==> flow/design.v <==
`timescale 1ns / 1ps
module RNG  
(
    input clk,
    output  reg[3:0] rnd 
);
reg [8:0] rand_num;
initial 
begin
    rand_num <= 9'd132;
end
always@(posedge clk)
        begin
            rand_num[0] <= rand_num[8];
            rand_num[1] <= rand_num[0];
            rand_num[2] <= rand_num[1];
            rand_num[3] <= rand_num[2];
            rand_num[4] <= rand_num[3]^rand_num[8];
            rand_num[5] <= rand_num[4]^rand_num[8];
            rand_num[6] <= rand_num[5]^rand_num[8];
            rand_num[7] <= rand_num[6];
            rand_num[8] <= rand_num[7];
            rnd = (rand_num % 14) + 1;
        end
endmodule
* From RTL to reports: RNG *
The steps from the RTL of RNG to its reports follow in flow order.
Lines are those of the file above, counted from 1.
The mark -- stands for no value.

set-up
  top = RNG
  clock port = clk
  cell library = sky130hd
  timing corner = tt_025C_1v80

* Word-level counts *
Source: Yosys, flattened and elaborated, memories not mapped. Widths are those after wreduce; folded enables and synchronous resets count as part of the registers. Registers that Yosys merges into a memory's read port (data or address) are not register bits. Print and check cells do not count. Equal cells are merged and count once.

storage and ports
  bits in registers = 13

cells by class
  add/sub/neg operators = 1
  divide/modulo/power cells = 1
  bitwise operators = 3

operators with widths
  kind                                                                      count
  9-bit by 4-bit remainder unit with 32-bit output (second input constant)  1
  4-bit by 1-bit adder with 4-bit output (second input constant)            1
  1-bit bitwise XOR                                                         3

* Longest topological paths *
Depth = most cells in a row (Yosys ltp): at word level without a register or memory, in the mapped netlist without a sequential cell, where the memories' decode and read muxes count.

depth
  depth in word-level cells = 2
  ABC_AREA = 0
  mapped depth = 17
  gate-level depth less buffers = 15

* After synthesis *
Source: synth_stat.txt of the flow (Yosys; design flattened, memories mapped). It holds for the ABC_AREA given above (unset counts as 0); a run with the other value may have another netlist.

cell types
  cell                        count  total area (µm²)
  sky130_fd_sc_hd__dfxtp_1    13     260.25
  sky130_fd_sc_hd__buf_6      6      67.565
  sky130_fd_sc_hd__o211ai_1   6      45.043
  sky130_fd_sc_hd__nand2_1    11     41.29
  sky130_fd_sc_hd__ha_1       3      37.536
  sky130_fd_sc_hd__xor2_1     4      35.034
  sky130_fd_sc_hd__inv_1      8      30.029
  sky130_fd_sc_hd__nand3b_1   4      30.029
  sky130_fd_sc_hd__a21oi_1    5      25.024
  sky130_fd_sc_hd__a311o_1    2      20.019
  sky130_fd_sc_hd__mux2i_1    2      20.019
  sky130_fd_sc_hd__nor2_1     5      18.768
  sky130_fd_sc_hd__o22ai_1    3      18.768
  sky130_fd_sc_hd__o2111ai_1  2      17.517
  sky130_fd_sc_hd__xnor2_1    2      17.517
  sky130_fd_sc_hd__a21boi_0   2      15.014
  sky130_fd_sc_hd__and2b_1    2      15.014
  sky130_fd_sc_hd__and3_2     2      15.014

Other cell types: 35; their cells: 41.

synthesis totals
  mapped cells = 123
  cell area after synthesis = 0.0010485 mm²
  area of sequential cells = 0.0002602 mm²
  mapped flip-flops = 13

* Timing after synthesis *
Source: OpenSTA report_checks on the synthesized netlist (no wires, ideal clock, input and output delay 20% of the period each), path of least setup slack; recovery checks are left aside. Register names are those of the netlist, which keeps one name where synthesis merged equal registers.

timing post-synthesis
  path kind = register to register
  start point = register rand_num[7]
  end point = register rnd[2]
  period = 3.81 ns
  library setup time = 0.118 ns
  arrival = 3.454 ns
  required time = 3.692 ns
  path slack = 0.238 ns
  path delay = 3.572 ns
  driving pins on the path = 17
  buffers on the path = 1
  period reached after synthesis = 3.572 ns

"path delay" is the arrival time less input delay plus setup time.
"driving pins on the path" counts driving pins, that of a launching flip-flop among them; a cell with two outputs on the path counts twice.
"period reached after synthesis" = period - worst setup slack (recovery checks aside). The figure is calculated, with input and output delays left at 20% of the set period.
Between the ends stands the longest chain of elaborated cells between them, by number of cells; it is not shown to be the way that was timed. Of several equally long chains one is given.
A line is the first line of the expression or statement that the cell stems from. Yosys adds cells for indexed reads and writes and turns some case tables into memories.

between the ends, post-synthesis
  cells stage by stage = sky130_fd_sc_hd__dfxtp_1 -> sky130_fd_sc_hd__buf_2 -> sky130_fd_sc_hd__nand2_1 -> sky130_fd_sc_hd__inv_1 -> sky130_fd_sc_hd__ha_1 -> sky130_fd_sc_hd__and3b_1 -> sky130_fd_sc_hd__a222oi_1 -> sky130_fd_sc_hd__o21ba_1 -> sky130_fd_sc_hd__a311o_1 -> sky130_fd_sc_hd__mux2i_1 -> sky130_fd_sc_hd__a32o_1 -> sky130_fd_sc_hd__nor2_1 -> sky130_fd_sc_hd__xnor2_1 -> sky130_fd_sc_hd__ha_1 -> sky130_fd_sc_hd__and2b_1 -> sky130_fd_sc_hd__o22ai_1 -> sky130_fd_sc_hd__nand2_1
  cells in the longest elaborated chain = 2

ends and longest elaborated chain, post-synthesis
  element                                           line  source
  start, declared                                   7     reg [8:0] rand_num;
  start, assigned                                   21    rand_num[7] <= rand_num[6];
  9-bit by 4-bit remainder unit with 32-bit output  23    rnd = (rand_num % 14) + 1;
  4-bit by 1-bit adder with 4-bit output            23
  end, assigned                                     23
  end, declared                                     5     output  reg[3:0] rnd

* Timing after layout *
Path of least setup slack in the final report of run A (OpenROAD, finished layout, wires in). Where an end is a register, its clock arrival counts in the times.

timing post-layout
  path kind = register to register
  start point = register rand_num[6]
  end point = register rnd[2]
  period = 4.01 ns
  library setup time = 0.10 ns
  arrival = 3.90 ns
  required time = 4.17 ns
  path slack = 0.27 ns
  driving pins on the path = 17
  buffers on the path = 1

Between the ends stands the longest chain of elaborated cells between them, by number of cells; it is not shown to be the way that was timed. Of several equally long chains one is given.

between the ends, post-layout
  cells stage by stage = sky130_fd_sc_hd__dfxtp_2 -> sky130_fd_sc_hd__nand2_1 -> sky130_fd_sc_hd__inv_1 -> sky130_fd_sc_hd__ha_1 -> sky130_fd_sc_hd__nand2b_1 -> sky130_fd_sc_hd__a222oi_1 -> sky130_fd_sc_hd__buf_4 -> sky130_fd_sc_hd__o21ba_1 -> sky130_fd_sc_hd__a311o_1 -> sky130_fd_sc_hd__mux2i_1 -> sky130_fd_sc_hd__a32o_1 -> sky130_fd_sc_hd__nor2_1 -> sky130_fd_sc_hd__xnor2_1 -> sky130_fd_sc_hd__ha_1 -> sky130_fd_sc_hd__and2b_1 -> sky130_fd_sc_hd__o22ai_1 -> sky130_fd_sc_hd__nand2_1
  cells in the longest elaborated chain = 2

ends and longest elaborated chain, post-layout
  element                                           line  source
  start, declared                                   7     reg [8:0] rand_num;
  start, assigned                                   20    rand_num[6] <= rand_num[5]^rand_num[8];
  9-bit by 4-bit remainder unit with 32-bit output  23    rnd = (rand_num % 14) + 1;
  4-bit by 1-bit adder with 4-bit output            23
  end, assigned                                     23
  end, declared                                     5     output  reg[3:0] rnd

FLOW RESULTS
============

Settings and measured results of 2 stored flow runs for module RNG (sky130hd), not sorted in any way. The constraints put input and output delay at 20% of the set period each and load the outputs with 0.01 pF.
"period reached" is the run's clock period less its worst setup slack. It is reckoned from that one timing run; input and output delays stay at 20% of the period that was set.
"critical path time" means the part of the period allowed to the worst setup path (the constraints hold back 20% at inputs and 20% at outputs) less its slack; where the path has registers, the arrival times of their clocks count too.
"total power of the final layout" rests on the timing tool's default activity at the inputs, not on a simulated workload.
Among the settings, n/a means not set for that run.

name                                       run A                 run B
period_ns                                  4.01                  4.27
CORE_UTILIZATION                           64                    53
CAP_MARGIN                                 20                    25
CORE_MARGIN                                2                     5
SLEW_MARGIN                                20                    20
SETUP_SLACK_MARGIN                         n/a                   -0.09
PLACE_DENSITY_LB_ADDON                     n/a                   0.13
HOLD_SLACK_MARGIN                          n/a                   0.05
CORE_ASPECT_RATIO                          n/a                   0.99
CELL_PAD_IN_SITES_DETAIL_PLACEMENT         n/a                   0
ABC_AREA                                   n/a                   0
GPL_TIMING_DRIVEN                          n/a                   1
GPL_ROUTABILITY_DRIVEN                     n/a                   0
CTS_CLUSTER_SIZE                           n/a                   42
MAX_ROUTING_LAYER                          n/a                   met5
worst slack on setup checks (ns)           0.268                 0.423
total negative slack on setup checks (ns)  0.000                 0.000
standard-cell area after routing (mm²)     0.0011073             0.0010948
total power of the final layout (mW)       0.2046                0.1926
final utilization (%)                      72.7                  56.4
worst-case hold slack (ns)                 0.409                 0.426
Yosys chip area after synthesis (mm²)      0.0010485             0.0010485
period reached (ns)                        3.742                 3.847
critical path time (ns)                    3.74                  3.85
class of the worst setup path              register to register  register to register
full die area (mm²)                        0.001978              0.0029678
